==> flow/design.v <==
module lab6 (
    input logic [3:0] num,   
    input logic [2:0] sel,   
    input logic write,       
    input logic clk,         
    input logic reset,       
    output logic a, b, c, d, e, f, g, 
    output logic an0, an1, an2, an3, an4, an5, an6, an7 
);
    logic [7:0] sel_output;          
    logic [7:0][3:0] stored_values;  
    logic [3:0] selected_num;        
    logic [7:0] write_enable;        
    logic [3:0] displayed_num;
    logic [7:0] an;
    sel sel_decoder (
        .sel(sel),
        .out(sel_output)
    );
    always @(posedge clk) begin
        write_enable <= write ? ~sel_output : 8'b00000000; 
    end
    genvar i;
    generate
        for (i = 0; i < 8; i = i + 1) begin : dff_loop
            d_ff dff_inst (
                .clk(clk),
                .reset(reset),
                .write(write_enable[i]),  
                .d(num),                  
                .q(stored_values[i])      
            );
        end
    endgenerate
    mux mux_inst (
        .num(stored_values),  
        .sel(sel),            
        .selected_num(selected_num) 
    );
    assign displayed_num = write ? 4'b1111 : selected_num;
    num num_decoder (
        .num(displayed_num),  
        .a(a), .b(b), .c(c), .d(d), .e(e), .f(f), .g(g) 
    );
    assign an = write ? 8'b1111_1111 : sel_output;
    assign {an7, an6, an5, an4, an3, an2, an1, an0} = an;
endmodule
module d_ff (
    input clk,          
    input reset,        
    input write,        
    input [3:0] d,      
    output reg [3:0] q  
);
    always @(posedge clk) begin
        if (reset) 
            q <= 4'b0000;      
        else if (write) 
            q <= d;            
    end
endmodule
module mux (
    input  logic [7:0][3:0] num, 
    input  logic [2:0] sel,      
    output logic [3:0] selected_num 
);
    always_comb begin
        case (sel)
            3'b000: selected_num = num[0];
            3'b001: selected_num = num[1];
            3'b010: selected_num = num[2];
            3'b011: selected_num = num[3];
            3'b100: selected_num = num[4];
            3'b101: selected_num = num[5];
            3'b110: selected_num = num[6];
            3'b111: selected_num = num[7];
            default: selected_num = 4'b0000;
        endcase
    end
endmodule
module num (
    input logic [3:0] num,  
    output logic a, b, c, d, e, f, g
);
    always_comb begin
        case (num)
            4'h0: {a, b, c, d, e, f, g} = 7'b0000001;
            4'h1: {a, b, c, d, e, f, g} = 7'b1001111;
            4'h2: {a, b, c, d, e, f, g} = 7'b0010010;
            4'h3: {a, b, c, d, e, f, g} = 7'b0000110;
            4'h4: {a, b, c, d, e, f, g} = 7'b1001100;
            4'h5: {a, b, c, d, e, f, g} = 7'b0100100;
            4'h6: {a, b, c, d, e, f, g} = 7'b0100000;
            4'h7: {a, b, c, d, e, f, g} = 7'b0001111;
            4'h8: {a, b, c, d, e, f, g} = 7'b0000000;
            4'h9: {a, b, c, d, e, f, g} = 7'b0000100;
            4'hA: {a, b, c, d, e, f, g} = 7'b0001000;
            4'hB: {a, b, c, d, e, f, g} = 7'b1100000;
            4'hC: {a, b, c, d, e, f, g} = 7'b0110001;
            4'hD: {a, b, c, d, e, f, g} = 7'b1000010;
            4'hE: {a, b, c, d, e, f, g} = 7'b0110000;
            4'hF: {a, b, c, d, e, f, g} = 7'b0111000;
            default: {a, b, c, d, e, f, g} = 7'b1111111; 
        endcase
    end
endmodule
module sel (
    input  logic [2:0] sel,     
    output logic [7:0] out      
);
    always_comb begin
        out = 8'b1111_1111;     
        out[sel] = 0;           
    end
endmodule
== Tool chain data of lab6 ==
What the tools print for lab6, step after step.
Lines are those of the file above, counted from 1.
Operators carry their Yosys type and port widths (W data, S select, Z words).
Cell names lack the library's common part.
Not given: --
Design
  top module: lab6
  clock port: clk
  library: sky130hd
  timing corner: tt_025C_1v80

== Word level ==
Source: Yosys, flattened and elaborated, memories not mapped. Widths are those after wreduce; folded enables and synchronous resets count as part of the registers. Registers that Yosys merges into a memory's read port (data or address) are not register bits. Print and check cells do not count. Equal cells are merged and count once.
Yosys's memory passes give these memory sizes; they may raise the number of words (mostly to a power of two), join words into wider ones and drop unused or constant bits.
Bit counts
  elaborated cells: 27
  input bits: 10
  bits in read-only memories: 112
  memories: 1
  flip-flop bits (word level): 40
  output and inout bits: 15
Cells by class
  add/subtract/negate cells: 1
  equal/unequal tests: 7
  bitwise gates (word level): 3
  reductions and logical operators: 1
  shifts and indexed selects: 2
  mux-type cells: 3
Memories
  (name not given): words 16, bits a word 7, read ports 1, write ports 0, RTL line 86  | case (num)
Operators by type and width (number)
  $pmux W4 S8: 1
  $shift A1 B4 Y8 const A: 2
  $not A8 Y8: 2
  $eq A3 B3 Y1 const B: 4
  $or A8 B8 Y8: 1
  $mux W8: 1
  $eq A3 B2 Y1 const B: 2
  $neg A3 Y4: 1
  $mux W4: 1
  $eq A3 B1 Y1 const B: 1
  $logic_not A3 Y1: 1

== Logic depth ==
Depth = most cells in a row (Yosys ltp): at word level without a register or memory, in the mapped netlist without a sequential cell, where the memories' decode and read muxes count.
Depth
  depth after elaboration: 5
  ABC_AREA: 0
  gate-level depth with buffers: 11
  gate-level depth less buffers: 10

== After synthesis ==
Yosys stat after the flow's synthesis: flattened, memories mapped to cells. It holds for the ABC_AREA given above (unset counts as 0); a run with the other value may have another netlist.
Cells by type
  dfxtp_1: number 40, area in all 800.768 um2
  mux2i_1: number 38, area in all 380.365 um2
  ha_1: number 11, area in all 137.632 um2
  nor2_1: number 36, area in all 135.13 um2
  clkbuf_1: number 19, area in all 71.318 um2
  nand2_1: number 11, area in all 41.29 um2
  a221o_1: number 4, area in all 40.038 um2
  a221oi_1: number 4, area in all 35.034 um2
  inv_1: number 9, area in all 33.782 um2
  a22oi_1: number 4, area in all 30.029 um2
  a2111oi_4: number 1, area in all 27.526 um2
  a221oi_4: number 1, area in all 26.275 um2
  and3_1: number 4, area in all 25.024 um2
  nor4_4: number 1, area in all 21.27 um2
  nor2b_1: number 3, area in all 18.768 um2
  a21oi_1: number 3, area in all 15.014 um2
  mux2_4: number 1, area in all 15.014 um2
  nand4b_2: number 1, area in all 15.014 um2
Other cell types: 21; their cells: 28.
Mapped netlist
  synthesis area: 2075.7 um2
  sequential area: 800.8 um2
  buffer cells: 22
  flip-flops: 40
  cells in the netlist: 219
By module: a second synthesis without flattening, with its own total; a netlist apart from the flattened one above.
Unflattened totals
  cell total of the unflattened synthesis: 229
  area (unflattened synthesis): 2195.9 um2
Rows give one instance, submodules left out.
By module
  d_ff: seq. area 80.1 um2, times used 8, area 140.1 um2, cells 13
  lab6: seq. area 160.2 um2, times used 1, area 307.8 um2, cells 30
  mux: seq. area 0.0 um2, times used 1, area 307.8 um2, cells 39
  num: seq. area 0.0 um2, times used 1, area 274.0 um2, cells 32
  sel: seq. area 0.0 um2, times used 1, area 185.2 um2, cells 24

== Worst setup path after synthesis ==
Source: OpenSTA report_checks on the synthesized netlist (no wires, ideal clock, input and output delay 20% of the period each), path of least setup slack; recovery checks are left aside. Register names are those of the netlist, which keeps one name where synthesis merged equal registers.
Timing after synthesis
  path type: input to output
  start: input port sel[0]
  end: output port c
  stages: 9
  path slack: -0.094 ns
  external output delay: 0.658 ns
  data arrival time: 2.726 ns
  clock period: 3.29 ns
  external input delay: 0.658 ns
  time at the first pin: 0.658 ns
  delay of the path: 2.068 ns
  required time: 2.632 ns
  path buffers: 0
  synthesis period reached: 3.384 ns
"delay of the path" = arrival - input delay + setup time.
A path that ends at an output port has no setup time.
"stages" counts driving pins, that of a launching flip-flop among them; a cell with two outputs on the path counts twice.
"synthesis period reached" = period - worst setup slack (recovery checks aside). The figure is calculated, with input and output delays left at 20% of the set period.
Between the ends stands the longest chain of elaborated cells between them, by number of cells; it is not shown to be the way that was timed. Of several equally long chains one is given.
A line is the first line of the expression or statement that the cell stems from. Yosys adds cells for indexed reads and writes and turns some case tables into memories.
A memory read counts as a cell of the chain, while the word-level depth stops at memories.
Between the ends, after synthesis
  cell sequence: inv_1 > ha_1 > ha_1 > a221o_1 > a2111oi_4 > ha_1 > inv_1 > or3_1 > o21ai_1
  cells in the longest elaborated chain: 4
  elaborated cells on any way between the ends: 11
  RTL lines with such cells: 3
  those cells by class: eq/ne (7); mux (2); reduce/logical (1); memory (1)
Ends and longest elaborated chain, after synthesis
  start, declared: RTL line 3  | input logic [2:0] sel,
  $eq A3 B3 Y1: RTL line 68  | case (sel)
  $pmux W4 S8: RTL line 68
  $mux W4: RTL line 40  | assign displayed_num = write ? 4'b1111 : selected_num;
  $mem_v2 Z16 W7: RTL line 86  | case (num)
  end, declared: RTL line 7  | output logic a, b, c, d, e, f, g,

== Worst path after layout ==
From the final timing report of job 1: the path of least setup slack in the routed layout; clock arrival at registers is part of the times.
Timing after layout
  path type: input to output
  start: input port sel[1]
  end: output port c
  required time: 2.57 ns
  path buffers: 4
  external input delay: 0.64 ns
  time at the first pin: 0.64 ns
  data arrival time: 2.71 ns
  external output delay: 0.64 ns
  stages: 12
  clock period: 3.21 ns
  path slack: -0.14 ns
Between the ends stands the longest chain of elaborated cells between them, by number of cells; it is not shown to be the way that was timed. Of several equally long chains one is given.
A memory read counts as a cell of the chain, while the word-level depth stops at memories.
Between the ends, after layout
  cell sequence: buf_12 > ha_4 > buf_8 > a221oi_2 > a21oi_2 > a2111oi_4 > buf_4 > ha_4 > inv_2 > or3_4 > o21ai_2 > buf_2
  cells in the longest elaborated chain: 4
  elaborated cells on any way between the ends: 11
  RTL lines with such cells: 3
  those cells by class: eq/ne (7); mux (2); reduce/logical (1); memory (1)
Ends and longest elaborated chain, after layout
  start, declared: RTL line 3  | input logic [2:0] sel,
  $eq A3 B3 Y1: RTL line 68  | case (sel)
  $pmux W4 S8: RTL line 68
  $mux W4: RTL line 40  | assign displayed_num = write ? 4'b1111 : selected_num;
  $mem_v2 Z16 W7: RTL line 86  | case (num)
  end, declared: RTL line 7  | output logic a, b, c, d, e, f, g,

FLOW RESULTS
============

Flow measurements of lab6 on sky130hd: 2 stored runs with different settings, listed in no order. Input and output delays are each 20% of the period that was set; the output load is 0.01 pF.
"achieved clock period (ns)" means the clock period less the worst setup slack. The figure is calculated, with input and output delays left at 20% of the set period.
"worst setup path time (ns)" is the time allowed to the run's worst setup path (the clock period less input and output delay, where it has them) less its slack. Clock arrival times count: a late capture clock shortens it, a late launch clock lengthens it.
"finish__power__total" is the tool's figure for a default switching activity; nothing was simulated.

Flow files of job 1
==> flow/run.sh <==
#!/bin/bash
# the make line also repeats the synthesis and layout settings of config.mk as NAME=value (left out here)
make -C /OpenROAD-flow-scripts/flow DESIGN_CONFIG=/design/flow/config.mk WORK_HOME=/design/flow/orfs CLKGATE_MAP_FILE= finish
==> flow/config.mk <==
export PLATFORM = sky130hd
export DESIGN_NAME = lab6
export DESIGN_NICKNAME = lab6
export VERILOG_FILES = /design/flow/design.v
export SDC_FILE = /design/flow/constraint.sdc
export NUM_CORES = 4
export LEC_CHECK = 0
export CAP_MARGIN = 10
export CELL_PAD_IN_SITES_GLOBAL_PLACEMENT = 1
export CORE_MARGIN = 2
export CORE_UTILIZATION = 58
export GPL_ROUTABILITY_DRIVEN = 0
export GPL_TIMING_DRIVEN = 0
export HOLD_SLACK_MARGIN = 0.15
export MIN_ROUTING_LAYER = met1
export PLACE_DENSITY = 0.42
export SLEW_MARGIN = 40
export TNS_END_PERCENT = 100
==> flow/constraint.sdc <==
create_clock -name core_clock -period 3.21 [get_ports {clk}]
set_input_delay 0.6420 -clock core_clock [delete_from_list [all_inputs] [get_ports {clk}]]
set_output_delay 0.6420 -clock core_clock [all_outputs]
set_load 0.01 [all_outputs]

report of job 1
yosys chip area after synthesis (um^2): 2075.7
finish__design__die__area: 4073.6
finish__design__instance__area__stdcell: 2736.4
finish__design__instance__utilization: 0.8073
finish__timing__setup__ws: -0.140
finish__timing__setup__tns: -0.568
finish__timing__hold__ws: 0.503
finish__power__total: 9.975e-04
achieved clock period (ns): 3.350
worst setup path time (ns): 2.07
worst setup path kind: input to output

Flow files of job 2
==> flow/run.sh <==
#!/bin/bash
# the make line also repeats the synthesis and layout settings of config.mk as NAME=value (left out here)
make -C /OpenROAD-flow-scripts/flow DESIGN_CONFIG=/design/flow/config.mk WORK_HOME=/design/flow/orfs CLKGATE_MAP_FILE= finish
==> flow/config.mk <==
export PLATFORM = sky130hd
export DESIGN_NAME = lab6
export DESIGN_NICKNAME = lab6
export VERILOG_FILES = /design/flow/design.v
export SDC_FILE = /design/flow/constraint.sdc
export NUM_CORES = 4
export LEC_CHECK = 0
export CAP_MARGIN = 20
export CORE_MARGIN = 2
export CORE_UTILIZATION = 40
export SLEW_MARGIN = 20
==> flow/constraint.sdc <==
create_clock -name core_clock -period 2.82 [get_ports {clk}]
set_input_delay 0.5640 -clock core_clock [delete_from_list [all_inputs] [get_ports {clk}]]
set_output_delay 0.5640 -clock core_clock [all_outputs]
set_load 0.01 [all_outputs]

report of job 2
yosys chip area after synthesis (um^2): 2075.7
finish__design__die__area: 5781.3
finish__design__instance__area__stdcell: 2966.6
finish__design__instance__utilization: 0.5883
finish__timing__setup__ws: -0.373
finish__timing__setup__tns: -2.341
finish__timing__hold__ws: 0.505
finish__power__total: 1.369e-03
achieved clock period (ns): 3.193
worst setup path time (ns): 2.06
worst setup path kind: input to output
